==> flow/design.v <==
module timer(
    input logic clk,
    input logic reset,
    input logic t_start,
    input logic[4:0] t_length,
    output logic t_flicker,
    output logic t_done
);
logic [4:0] count;  
logic running;  
logic [4:0] total_time; 
always_ff @(posedge clk or posedge reset) begin
    if (reset) begin
        count <= 5'b1;    
        running <= 1'b0;  
        t_flicker = 1'b0;
        t_done = 1'b0;    
    end else if (t_start) begin
                t_done <= 1'b0;
                running <= 1'b1;  
                count <= 5'b1;    
                total_time=t_length; 
                if (t_length<=6) begin
                    t_flicker <= 1'b1;
                end
                else begin
                    t_flicker = 1'b0;
                end
    end else if (running) begin
        if (count < t_length) begin
            count <= count + 1'b1;  
        end
        if (count+6 >= total_time) begin
            t_flicker = 1'b1;  
        end
        else begin
            t_flicker <= 1'b0;
        end
        if (count+1 >= total_time) begin
        t_done = 1'b1;
        end
        else begin
            t_done <= 1'b0;
        end
    end
end
endmodule
module traffic_light(
    input logic clk,               
    input logic reset,             
    input logic start,             
    input logic t_flicker,         
    input logic t_done,            
    output logic t_start,          
    output logic [4:0] t_length,   
    output logic [1:0] L_out       
);
parameter RED_DURATION = 5'd30;
parameter YELLOW_DURATION = 5'd3;
parameter GREEN_DURATION = 5'd30;
typedef enum{
    OFF_STATE,
    RED_STATE,
    YELLOW_STATE,
    GREEN_STATE,
    FLICKER_STATE,
    DONE_STATE
} state_t;
state_t current_state;
state_t next_state;
logic [4:0] timer_length;  
always_ff @(posedge clk or posedge reset) begin
    if (reset) begin
        current_state <= OFF_STATE;  
    end 
    else begin
        current_state <= next_state;  
    end
end
always_comb begin
    next_state = current_state;
    t_start = 1'b0;
    t_length = 5'd0;  
    L_out = 2'b00;    
    case (current_state)
        OFF_STATE: begin
            L_out = 2'b00;         
            if (start && !reset) begin
                t_start = 1'b1;        
                t_length = RED_DURATION;  
                next_state = RED_STATE;
            end
        end
        RED_STATE: begin
            L_out = 2'b01;         
            if (t_done == 1'b1) begin
                t_start = 1'b1;        
                t_length = YELLOW_DURATION;  
                next_state = YELLOW_STATE;
            end else begin
		t_length = RED_DURATION;
            end
        end
        YELLOW_STATE: begin
            L_out = 2'b10;         
            if (t_done == 1'b1) begin
                t_start = 1'b1;        
                t_length = GREEN_DURATION;  
                next_state = GREEN_STATE;
            end else begin
		t_length = YELLOW_DURATION;
            end
        end
        GREEN_STATE: begin
            L_out = 2'b11;         
            if (t_flicker) begin
                next_state = FLICKER_STATE;
                t_length = GREEN_DURATION;
            end else begin
                t_start = 1'b0;        
		        t_length = GREEN_DURATION;
            end
        end
        FLICKER_STATE: begin
            L_out = 2'b00;         
            if (!t_done) begin
                next_state = GREEN_STATE;
		        t_length = GREEN_DURATION;
            end else begin
                t_start = 1'b1;        
                t_length = YELLOW_DURATION;  
                next_state = DONE_STATE;
            end
        end
        DONE_STATE: begin
            L_out = 2'b10;         
            if (t_done) begin
                t_start = 1'b1;        
                t_length = RED_DURATION;  
                next_state = RED_STATE;
            end else begin
		t_length = YELLOW_DURATION;
                t_start = 1'b0;        
            end
        end
        default: begin
            next_state = OFF_STATE;  
            L_out = 2'b00;  
        end
    endcase
end
endmodule
module traffic_system(
    input logic clk,
    input logic reset,
    input logic start,
    output logic [1:0] L_out
);
	localparam X = 0;
	localparam Y = 3;
	logic t_start;
	logic [4:0] t_length;
	logic t_flicker;
	logic t_done;
timer timer_inst (
    .clk(clk),
    .reset(reset),          
    .t_start(t_start),
    .t_length(t_length),
    .t_flicker(t_flicker),  
    .t_done(t_done)         
);
    traffic_light #(
        .RED_DURATION(20+X),
        .YELLOW_DURATION(3),
        .GREEN_DURATION(20+Y)
    ) traffic_light_sys(
        .clk(clk),
        .reset(reset),
        .start(start),
        .t_flicker(t_flicker),
        .t_done(t_done),
        .t_start(t_start),
        .t_length(t_length),
        .L_out(L_out)
    );
endmodule
Step by step through the tools: traffic_system. What the tools print for traffic_system, step after step. Lines are those of the file above, counted from 1. Operators: Yosys type, input widths -> output width; for muxes data width and select width s. Library cell names are shortened. The mark n/a stands for no value.

Top module: traffic_system. Clock input: clk. Cell library: sky130hd. Timing corner: tt_025C_1v80.

Word-level counts. Counts by Yosys on the flattened word-level netlist (proc, flatten, opt, wreduce; memories kept). Register bits leave out memories and registers merged into their read ports (data or address). Print and check cells are left out.

Register bits after elaboration: 45. The entry for output and inout port bits reads 2. The figure for ROM bits is 0. The figure for bits in writable memories is 0. Under cells after elaboration stands 61. Clocked read ports x word width: 0. For input port bits the number is 3. For memories kept the number is 0. Under latch bits stands 0.

The entry for bitwise operators reads 1. For equal/unequal tests the number is 10. The entry for shift operators reads 0. Under multiply operators stands 0. Div/mod/pow operators: 0. For magnitude comparators the number is 4. Under mux-type cells stands 27. The entry for $add $sub $neg reads 3. Under reduce/logical cells stands 10.

Operators with widths (number): $pmux 32 s6 (1); $mux 32 (5); $eq 32x2->1 const B (2); $eq 32x3->1 const B (2); $ge 32x5->1 (2); $mux 5 (8); $eq 32x1->1 const B (1); $logic_not 32->1 (1); $pmux 5 s6 (1); $mux 1 (9); $ne 2x2->1 const B (4); $add 5x1->6 const B (1); $add 5x3->6 const B (1); $pmux 2 s3 (1); $add 5x1->5 const B (1); $le 5x3->1 const B (1); $lt 5x5->1 (1); $reduce_and 5->1 (1); $reduce_and 2->1 (2); $reduce_bool 2->1 (2); $reduce_or 4->1 (1); $mux 3 (1); $ne 2x1->1 const B (1); $reduce_or 2->1 (1); $pmux 1 s2 (1); $logic_and 1x1->1 (1); $not 1->1 (1); $logic_not 1->1 (1).

Logic depth. Longest topological path by Yosys (ltp), each cell counted once; first at word level (registers and memories cut), then after technology mapping (sequential cells cut; the memories' decode and read muxes count).

The figure for depth after elaboration is 8. The figure for ABC_AREA is 0. The entry for mapped depth reads 10. For depth with buffers taken out the number is 9.

After synthesis. Yosys stat after the flow's synthesis: flattened, memories mapped to cells. It holds for the ABC_AREA given above (unset counts as 0); a run with the other value may have another netlist. Totals and module areas in this step are rounded.

Buffers: 3. The entry for area of sequential cells reads 410 um^2. The entry for flip-flops reads 16. The entry for cell area after synthesis reads 1100 um^2. Standard cells after synthesis: 111.

Cell types: dfrtp_1 (number 12, area in all 300.288 um^2); ha_1 (number 14, area in all 175.168 um^2); edfxtp_1 (number 2, area in all 60.058 um^2); dfstp_2 (number 2, area in all 52.55 um^2); inv_1 (number 12, area in all 45.043 um^2); xnor2_1 (number 4, area in all 35.034 um^2); nand2_1 (number 9, area in all 33.782 um^2); xor2_1 (number 3, area in all 26.275 um^2); a21oi_1 (number 5, area in all 25.024 um^2); nor2_1 (number 6, area in all 22.522 um^2); mux2i_1 (number 2, area in all 20.019 um^2); o21ai_0 (number 4, area in all 20.019 um^2); nand2b_1 (number 3, area in all 18.768 um^2); a211o_1 (number 2, area in all 17.517 um^2); a21o_1 (number 2, area in all 15.014 um^2); nor3_1 (number 3, area in all 15.014 um^2); o31ai_1 (number 2, area in all 15.014 um^2); nand4_1 (number 2, area in all 12.512 um^2).

Not listed: further types 18, cells in them 22. The figures by module come from a second, unflattened synthesis with its own total; it is not the netlist above.

Cell total of the unflattened synthesis: 136. Area (unflattened synthesis): 1300 um^2.

Each row is one instance without its submodules.

Modules: timer (cells 103, area 1000 um^2, times used 1, seq. area 350 um^2); traffic_light (cells 33, area 320 um^2, times used 1, seq. area 150 um^2); traffic_system (cells 0, area 0.0 um^2, times used 1, seq. area 0.0 um^2).

Worst setup path after synthesis. OpenSTA on the mapped netlist: ideal clock, no wires. The path of least setup slack (recovery checks aside). Input and output delay are each 20% of the period. Register names are those of the netlist, which keeps one name where synthesis merged equal registers.

Kind: input -> register. From: input port reset. To: register timer_inst.count[2]. For clock period the number is 2980 ps. Path slack: 513 ps. External input delay: 596 ps. The entry for data arrival time reads 2387 ps. The figure for stages on the path is 9. For data required time the number is 2900 ps. The entry for path delay reads 1871 ps. Under setup time stands 80 ps. Under time at the first pin stands 596 ps. For path buffers the number is 0. For period reached after synthesis the number is 2467 ps.

"path delay" = arrival - input delay + setup time. "stages on the path" counts driving pins, that of a launching flip-flop among them; a cell with two outputs on the path counts twice. "period reached after synthesis" is the clock period less the worst setup slack; recovery checks do not enter. This is arithmetic on one report: input and output delays are still those of the set period (20% each). The rows between start and end are the longest chain of elaborated cells between them; the timing report does not say that the signal goes this way. Where chains are equally long, one stands for them. A line is the first line of the expression or statement that the cell stems from. Yosys adds cells for indexed reads and writes and turns some case tables into memories. At most two assigning lines are given for a register; there are more.

Path through: nand3b_1 nand2_1 nor3_1 ha_1 a211o_1 a21oi_2 o21ai_2 or3_1 a21oi_1. For length of the longest elaborated chain the number is 8. Under elaborated cells on any way between the ends stands 13. The entry for RTL lines with such cells reads 5. Those cells by class: compare: 1; mux: 7; reduce/logical: 5.

RTL lines, path after synthesis: start, declared (line 155) `input logic reset,`; $logic_not 1->1 (line 88) `if (start && !reset) begin`; $logic_and 1x1->1 (line 88); $mux 5 (line 88); $pmux 5 s6 (line 85) `case (current_state)`; $lt 5x5->1 (line 30) `if (count < t_length) begin`; $mux 5 (line 30); $mux 5 (line 29) `end else if (running) begin`; $mux 5 (line 18) `end else if (t_start) begin`; end, assigned (line 21) `count <= 5'b1;`; end, assigned (line 31) `count <= count + 1'b1;`; end, declared (line 9) `logic [4:0] count;`.

Timing after layout. Path of least setup slack in the final report of record 1 (OpenROAD, finished layout, wires in). Where an end is a register, its clock arrival counts in the times. The path's times are printed in steps of 10 ps; the period is the one set.

Kind: register -> register. From: register timer_inst.t_done. To: register timer_inst.count[2]. The entry for data arrival time reads 2440 ps. Path slack: -380 ps. For clock period the number is 1880 ps. Under setup time stands 110 ps. Under time at the first pin stands 290 ps. For path buffers the number is 1. The figure for stages on the path is 10. For data required time the number is 2060 ps.

The rows between start and end are the longest chain of elaborated cells between them; the timing report does not say that the signal goes this way. Where chains are equally long, one stands for them. At most two assigning lines are given for a register; there are more.

Path through: dfrtp_1 mux2_4 nor3_4 ha_4 a211o_1 a21oi_2 o21ai_2 buf_4 o21ai_0 a21oi_1. For length of the longest elaborated chain the number is 6. Under elaborated cells on any way between the ends stands 14. Those cells by class: compare: 1; mux: 10; reduce/logical: 3.

RTL lines, path post-layout: start, declared (line 7) `output logic t_done`; start, assigned (line 17) `t_done = 1'b0;`; start, assigned (line 19) `t_done <= 1'b0;`; $mux 5 (line 137) `if (t_done) begin`; $pmux 5 s6 (line 85) `case (current_state)`; $lt 5x5->1 (line 30) `if (count < t_length) begin`; $mux 5 (line 30); $mux 5 (line 29) `end else if (running) begin`; $mux 5 (line 18) `end else if (t_start) begin`; end, assigned (line 21) `count <= 5'b1;`; end, assigned (line 31) `count <= count + 1'b1;`; end, declared (line 9) `logic [4:0] count;`.

Memo
Re: implementation data of traffic_system

traffic_system through Yosys and OpenROAD on sky130hd: 2 stored runs, unordered, with their settings and measured results. The constraints put input and output delay at 20% of the set period each and load the outputs with 0.01 pF. "achieved period" = clock period - worst setup slack. The figure is calculated, with input and output delays left at 20% of the set period. "time of the worst setup path" means the part of the period allowed to the worst setup path (the constraints hold back 20% at inputs and 20% at outputs) less its slack; where the path has registers, the arrival times of their clocks count too. "total power of the final layout": no workload was simulated; the value follows from the tool's default switching activity. "time of the worst setup path" is given in steps of 10 ps. Measured values are rounded.

Record 1 has these settings: period_ns 1.88; CORE_UTILIZATION 60; CELL_PAD_IN_SITES_GLOBAL_PLACEMENT 0; TNS_END_PERCENT 65; ABC_AREA 0; GPL_TIMING_DRIVEN 1; GPL_ROUTABILITY_DRIVEN 0; CTS_CLUSTER_DIAMETER 90; CAP_MARGIN 30; MIN_ROUTING_LAYER met1; CORE_MARGIN 2; SLEW_MARGIN 20. For the Yosys chip area after synthesis the run shows 1100 um^2. The total die area stands at 2100 um^2. For the standard-cell area after routing the run shows 1400 um^2. The utilization after layout stands at 84%. The worst slack on setup checks is -380 ps. The post-route setup TNS comes to -2000 ps. The worst-case hold slack is 490 ps. The total power of the final layout is 2.9 mW. The achieved period is 2259 ps. The time of the worst setup path stands at 2260 ps. Worst setup path type: register -> register.

Record 2 has these settings: period_ns 2.05; CORE_UTILIZATION 52; PLACE_DENSITY_LB_ADDON 0.02; CORE_MARGIN 2; CELL_PAD_IN_SITES_GLOBAL_PLACEMENT 2; GPL_TIMING_DRIVEN 0; GPL_ROUTABILITY_DRIVEN 0; CAP_MARGIN 20; SLEW_MARGIN 20. For the Yosys chip area after synthesis the run shows 1100 um^2. The total die area stands at 2400 um^2. For the standard-cell area after routing the run shows 1300 um^2. The utilization after layout stands at 67%. The worst slack on setup checks is -210 ps. The post-route setup TNS comes to -760 ps. The worst-case hold slack is 310 ps. The total power of the final layout is 2.5 mW. The achieved period is 2263 ps. The time of the worst setup path stands at 2260 ps. Worst setup path type: register -> register.
