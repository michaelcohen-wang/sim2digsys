==> flow/design.v <==
module timer_smart(
    input logic clk,
    input logic reset,
    input logic t_start,
    input logic[4:0] t_length,
    input logic t_freeze,
    output logic t_flicker,
    output logic t_done
);
logic [4:0] count;        
logic running;            
logic [4:0] total_time;   
always_ff @(posedge clk or posedge reset) begin
    if (reset) begin
        count <= 5'b1;         
        running <= 1'b0;       
        t_flicker <= 1'b0;     
        t_done <= 1'b0;        
    end else if (t_start) begin
        t_done <= 1'b0;
        running <= 1'b1;         
        count <= 5'b1;           
        total_time = t_length;   
        if (t_length <= 6) begin
            t_flicker <= 1'b1;
        end else begin
            t_flicker <= 1'b0;
        end
    end else if (running && !t_freeze) begin
        if (count < total_time) begin
            count <= count + 1'b1;  
        end
        if (count + 6 >= total_time) begin
            t_flicker <= 1'b1;  
        end else begin
            t_flicker <= 1'b0;
        end
        if (count + 1 >= total_time) begin
            t_done <= 1'b1;
        end else begin
            t_done <= 1'b0;
        end
    end
end
endmodule
module traffic_light_smart(
    input logic clk,  
    input logic reset,  
    input logic start,  
    input logic t_flicker,
    input logic t_done,
    input logic car_present,
    input logic person_present,
    output logic t_start,
    output logic[4:0] t_length,
    output logic t_freeze,
    output logic[1:0] L_out
);
parameter RED_DURATION = 5'd20;    
parameter YELLOW_DURATION = 5'd3;   
parameter GREEN_DURATION = 5'd18;    
typedef enum logic [2:0] {
    OFF_STATE      = 3'b000,  
    RED_STATE      = 3'b001,  
    YELLOW_STATE   = 3'b011,  
    GREEN_STATE    = 3'b010,  
    FLICKER_STATE  = 3'b100,  
    DONE_STATE     = 3'b111   
} state_t;
state_t current_state, next_state;
logic [4:0] timer_length;   
always_ff @(posedge clk or posedge reset) begin
    if (reset) begin
        current_state <= OFF_STATE;  
    end else begin
        current_state <= next_state;  
    end
end
always_comb begin
    next_state = current_state;
    t_start = 1'b0;         
    t_length = 5'd0;        
    t_freeze = 1'b0;        
    L_out = 2'b00;          
    case (current_state)
        OFF_STATE: begin
	    L_out = 2'b00;
            if (start) begin
                t_start = 1'b1;                
                t_length = RED_DURATION;       
                next_state = RED_STATE; 
            end
        end
        RED_STATE: begin
            L_out = 2'b01;  
	    t_length = RED_DURATION;
            if (car_present && !person_present) begin
                t_start = 1'b1;
                t_length = YELLOW_DURATION;
                L_out = 2'b01;  
                next_state = YELLOW_STATE;
            end else if (person_present && !car_present) begin
                t_freeze = 1'b1;
            end else if (t_done) begin
                t_start = 1'b1;
                t_length = YELLOW_DURATION;
                L_out = 2'b01;  
                next_state = YELLOW_STATE; 
            end
        end
        YELLOW_STATE: begin
            L_out = 2'b10;  
	    t_length = YELLOW_DURATION;
            if (t_done) begin
                t_start = 1'b1;
                t_length = GREEN_DURATION;
                L_out = 2'b10;  
                next_state = GREEN_STATE; 
            end
        end
        GREEN_STATE: begin
	    t_length = GREEN_DURATION;
            L_out = 2'b11;  
            if (t_flicker) begin
                next_state = FLICKER_STATE;
            end else if (person_present && !car_present) begin
                t_start = 1'b1;
                t_length = RED_DURATION;
                next_state = DONE_STATE;
            end else if (car_present && !person_present) begin
                t_freeze = 1'b1;
            end else if (t_done) begin
                t_start = 1'b1;
                t_length = YELLOW_DURATION;
                next_state = DONE_STATE; 
            end
        end
        FLICKER_STATE: begin
            L_out = 2'b00;  
	    t_length = GREEN_DURATION;
            if (t_done) begin
                t_start = 1'b1;
                t_length = YELLOW_DURATION;
                next_state = DONE_STATE; 
            end else if (t_flicker) begin
                next_state = GREEN_STATE;
            end
        end
        DONE_STATE: begin
	    t_length = YELLOW_DURATION;
            L_out = 2'b10;  
            if (t_done) begin
                t_start = 1'b1;
                t_length = RED_DURATION;
                next_state = RED_STATE;
            end
        end
        default: begin
            next_state = OFF_STATE;
            L_out = 2'b00;
        end
    endcase
end
endmodule
module traffic_system_smart(
    input logic clk,
    input logic reset,
    input logic start,
    input logic person_present,
    input logic car_present,
    output logic [1:0] L_out
);
	localparam X = 0;
	localparam Y = 3;
	logic t_start;
	logic [4:0] t_length;
	logic t_flicker;
	logic t_done;
	logic t_freeze;
	timer_smart smart_timer(
		.clk(clk),
		.reset(reset),
		.t_start(t_start),
		.t_length(t_length),
		.t_freeze(t_freeze),
		.t_flicker(t_flicker),
		.t_done(t_done)
	);
    traffic_light_smart #(
        .RED_DURATION(20+X),
        .YELLOW_DURATION(3),
        .GREEN_DURATION(20+Y)
    ) smart_light(
        .clk(clk),
        .reset(reset),
        .start(start),
        .t_flicker(t_flicker),
        .t_done(t_done),
        .car_present(car_present),
        .person_present(person_present),
        .t_start(t_start),
        .t_length(t_length),
        .t_freeze(t_freeze),
        .L_out(L_out)
    );
endmodule
; ---- Reports on traffic_system_smart
; What the tools print for traffic_system_smart, step after step.
; Line numbers count from 1 in the design file above.
; The mark n/a stands for no value.
[inputs]
top = traffic_system_smart
clk_port = clk
lib = sky130hd
pvt_corner = tt_025C_1v80

; ---- After elaboration
; Source: Yosys, flattened and elaborated, memories not mapped. Widths are those after wreduce. Registers that Yosys merges into a memory's read port (data or address) are not register bits. Print and check cells do not count.
[bits]
register_bits = 16
in_bits = 5
out_inout_bits = 2
wordCells = 90
[classes]
add_sub_neg = 3
n_cmp = 4
eq_ne = 13
mux = 49
n_logic = 1
reduce_logical = 14
[ops]
columns = cell, count
row1 = two-way mux 5 bit, 13
row2 = greater-or-equal comparator 32 x 5 -> 1 bit, 2
row3 = two-way mux 3 bit, 12
row4 = parallel mux 5 bit (select 6 bit), 1
row5 = two-way mux 1 bit, 19
row6 = parallel mux 3 bit (select 6 bit), 1
row7 = AND reduction 8 bit, 1
row8 = != test 2 bit with constant B, 3
row9 = equality test 3 x 2 -> 1 bit with constant B, 2
row10 = != test 3 x 2 -> 1 bit with constant B, 2
row11 = equality test 3 bit with constant B, 2
row12 = adder 5 x 1 -> 6 bit with constant B, 1
row13 = adder 5 x 3 -> 6 bit with constant B, 1
row14 = parallel mux 2 bit (select 3 bit), 1
row15 = adder 5 x 1 -> 5 bit with constant B, 1
row16 = less-or-equal comparator 5 x 3 -> 1 bit with constant B, 1
row17 = less-than comparator 5 bit, 1
row18 = AND reduction 2 bit, 2
row19 = nonzero test 2 bit, 2
row20 = != test 4 x 3 -> 1 bit with constant B, 1
row21 = != test 4 bit with constant B, 1
row22 = parallel mux 1 bit (select 4 bit), 1
row23 = logical AND 1 bit, 3
row24 = logical NOT 1 bit, 3
row25 = equality test 3 x 1 -> 1 bit with constant B, 1
row26 = != test 3 bit with constant B, 1
row27 = logical NOT 3 bit, 1
row28 = OR reduction 3 bit, 1
; Not listed: further kinds 3, cells in them 3.

; ---- Longest topological paths
; Depth = most cells in a row (Yosys ltp): at word level without a register or memory, in the mapped netlist without a sequential cell, where the memories' decode and read muxes count.
[logic_depth]
depth_word = 10
ABC_AREA = 0
ltp_mapped = 8
depth_no_buf = 8

; ---- Synthesis result
; Yosys stat after the flow's synthesis: flattened, memories mapped to cells. It holds for the ABC_AREA given above (unset counts as 0); a run with the other value may have another netlist.
; The area totals of this step are shown rounded.
[types]
columns = cell_type, count, area_total_um2
row1 = sky130_fd_sc_hd__dfrtp_1, 12, 300.288
row2 = sky130_fd_sc_hd__ha_1, 18, 225.216
row3 = sky130_fd_sc_hd__edfxtp_1, 2, 60.058
row4 = sky130_fd_sc_hd__inv_1, 16, 60.058
row5 = sky130_fd_sc_hd__dfstp_2, 2, 52.55
row6 = sky130_fd_sc_hd__o21ai_0, 7, 35.034
row7 = sky130_fd_sc_hd__nor2_1, 9, 33.782
row8 = sky130_fd_sc_hd__a21oi_1, 6, 30.029
row9 = sky130_fd_sc_hd__mux2i_1, 3, 30.029
row10 = sky130_fd_sc_hd__o41ai_4, 1, 27.526
row11 = sky130_fd_sc_hd__xnor2_1, 3, 26.275
row12 = sky130_fd_sc_hd__xor2_1, 3, 26.275
row13 = sky130_fd_sc_hd__nand3_1, 5, 25.024
row14 = sky130_fd_sc_hd__nor2b_1, 4, 25.024
row15 = sky130_fd_sc_hd__nand2_1, 6, 22.522
row16 = sky130_fd_sc_hd__o211ai_1, 3, 22.522
row17 = sky130_fd_sc_hd__a221o_1, 2, 20.019
row18 = sky130_fd_sc_hd__o2111ai_1, 2, 17.517
; Not listed: further types 29, cells in them 35.
[synth_totals]
cell_count = 139
synth_area_um2 = 1310
sequential_area_um2 = 413
flip_flops = 16
buf_cells = 2
; The figures by module come from a second, unflattened synthesis with its own total; it is not the netlist above.
[hier_totals]
cells_unflattened = 152
hier_area_um2 = 1460
; Rows give one instance, submodules left out.
[by_module]
columns = module, n_inst, n_cells, mod_area_um2, seq_area_um2
row1 = timer_smart, 1, 93, 947, 352
row2 = traffic_light_smart, 1, 59, 514, 151
row3 = traffic_system_smart, 1, 0, 0.0, 0.0

; ---- Path before layout
; OpenSTA on the mapped netlist: ideal clock, no wires. The path of least setup slack (recovery checks aside). Input and output delay are each 20% of the period. Register names are those of the netlist, which keeps one name where synthesis merged equal registers.
[synth_path]
kind = flip-flop to flip-flop
startpoint = register smart_timer.count[0]
endpoint = register smart_timer.t_done
tclk_ns = 1.73
setup_ns = 0.141
launch_ns = 0.000
arrival_ns = 1.686
required_ns = 1.589
slack_ns = -0.097
path_delay_ns = 1.827
path_stages = 7
path_buffers = 0
synth_period_reached_ns = 1.827
; "path_delay_ns" = arrival - input delay + setup time.
; "path_stages" counts driving pins, that of a launching flip-flop among them; a cell with two outputs on the path counts twice.
; "synth_period_reached_ns" = period - worst setup slack (recovery checks aside). The figure is calculated, with input and output delays left at 20% of the set period.
; The rows between start and end are the longest chain of elaborated cells between them; the timing report does not say that the signal goes this way. Where chains are equally long, one stands for them.
; A line is the first line of the expression or statement that the cell stems from. Yosys adds cells for indexed reads and writes and turns some case tables into memories.
; A register here has more assigning lines than the two given.
[synth_between]
path_cell_list = sky130_fd_sc_hd__dfstp_2 sky130_fd_sc_hd__ha_1 sky130_fd_sc_hd__ha_1 sky130_fd_sc_hd__a21boi_0 sky130_fd_sc_hd__o21a_1 sky130_fd_sc_hd__o31ai_1 sky130_fd_sc_hd__a311oi_2
elab_chain_cells = 5
cells_between = 5
cone_lines = 3
classes_between = add/sub (1); compare (1); mux (3)
[synth_lines]
columns = item, line
row1 = "start, declared", 10  ; logic [4:0] count;
row2 = "start, assigned", 15  ; count <= 5'b1;
row3 = "start, assigned", 31  ; count <= count + 1'b1;
row4 = adder 5 x 1 -> 6 bit, 38  ; if (count + 1 >= total_time) begin
row5 = greater-or-equal comparator 32 x 5 -> 1 bit, 38
row6 = two-way mux 1 bit, 38
row7 = two-way mux 1 bit, 29  ; end else if (running && !t_freeze) begin
row8 = two-way mux 1 bit, 19  ; end else if (t_start) begin
row9 = "end, assigned", 18  ; t_done <= 1'b0;
row10 = "end, assigned", 20  ; t_done <= 1'b0;
row11 = "end, declared", 8  ; output logic t_done

; ---- Timing after layout
; From the final timing report of run 1: the path of least setup slack in the routed layout; clock arrival at registers is part of the times.
[layout_path]
kind = flip-flop to flip-flop
startpoint = register smart_timer.count[0]
endpoint = register smart_timer.t_done
tclk_ns = 1.2
setup_ns = 0.14
launch_ns = 0.24
arrival_ns = 1.93
required_ns = 1.30
slack_ns = -0.62
path_stages = 7
path_buffers = 0
; The rows between start and end are the longest chain of elaborated cells between them; the timing report does not say that the signal goes this way. Where chains are equally long, one stands for them.
; A register here has more assigning lines than the two given.
[layout_between]
path_cell_list = sky130_fd_sc_hd__dfstp_2 sky130_fd_sc_hd__ha_4 sky130_fd_sc_hd__ha_4 sky130_fd_sc_hd__a21boi_2 sky130_fd_sc_hd__o21a_1 sky130_fd_sc_hd__o31ai_4 sky130_fd_sc_hd__a311oi_2
elab_chain_cells = 5
cells_between = 5
cone_lines = 3
classes_between = add/sub (1); compare (1); mux (3)
[layout_lines]
columns = item, line
row1 = "start, declared", 10  ; logic [4:0] count;
row2 = "start, assigned", 15  ; count <= 5'b1;
row3 = "start, assigned", 31  ; count <= count + 1'b1;
row4 = adder 5 x 1 -> 6 bit, 38  ; if (count + 1 >= total_time) begin
row5 = greater-or-equal comparator 32 x 5 -> 1 bit, 38
row6 = two-way mux 1 bit, 38
row7 = two-way mux 1 bit, 29  ; end else if (running && !t_freeze) begin
row8 = two-way mux 1 bit, 19  ; end else if (t_start) begin
row9 = "end, assigned", 18  ; t_done <= 1'b0;
row10 = "end, assigned", 20  ; t_done <= 1'b0;
row11 = "end, declared", 8  ; output logic t_done

; Settings and measured results of 2 stored flow runs for module traffic_system_smart (sky130hd), not sorted in any way. The constraints put input and output delay at 20% of the set period each and load the outputs with 0.01 pF.
; "achieved_period_ns" = clock period - worst setup slack. The figure is calculated, with input and output delays left at 20% of the set period.
; "timing.worst_path_ns" = time allowed to the worst setup path (clock period - input delay - output delay, where it has them) - its slack; a late launch clock adds to it, a late capture clock takes from it.
; By "power_total_mw" is meant OpenSTA's value without simulated activity: inputs other than the clock are taken to toggle once in ten clock periods, and the tool carries that through the logic.
; The measured numbers are rounded.

[run 1: settings]
period_ns = 1.2
CORE_UTILIZATION = 15
SETUP_SLACK_MARGIN = 0.26
PLACE_DENSITY = 0.83
HOLD_SLACK_MARGIN = 0.11
CORE_ASPECT_RATIO = 1.92
CELL_PAD_IN_SITES_GLOBAL_PLACEMENT = 2
CELL_PAD_IN_SITES_DETAIL_PLACEMENT = 1
TNS_END_PERCENT = 80
GPL_TIMING_DRIVEN = 1
MIN_ROUTING_LAYER = met1
CAP_MARGIN = 20
CORE_MARGIN = 2
SLEW_MARGIN = 20
[run 1: results]
power_total_mw = 1.31
worstSetupSlack_ns = -0.623
total_negative_slack_ns = -4.85
final_die_area_um2 = 9560
achieved_period_ns = 1.823
timing.worst_path_ns = 1.82
critical_path_type = flip-flop to flip-flop
finalCellArea_um2 = 2200
ys_area_um2 = 1310
finalUtil_pct = 25.7

[run 2: settings]
period_ns = 1.32
CORE_UTILIZATION = 17
PLACE_DENSITY_LB_ADDON = 0.11
CORE_ASPECT_RATIO = 0.64
GPL_TIMING_DRIVEN = 0
SLEW_MARGIN = 30
CAP_MARGIN = 20
CORE_MARGIN = 2
[run 2: results]
power_total_mw = 1.18
worstSetupSlack_ns = -0.555
total_negative_slack_ns = -4.50
final_die_area_um2 = 8460
achieved_period_ns = 1.875
timing.worst_path_ns = 1.88
critical_path_type = flip-flop to flip-flop
finalCellArea_um2 = 1970
ys_area_um2 = 1310
finalUtil_pct = 26.5
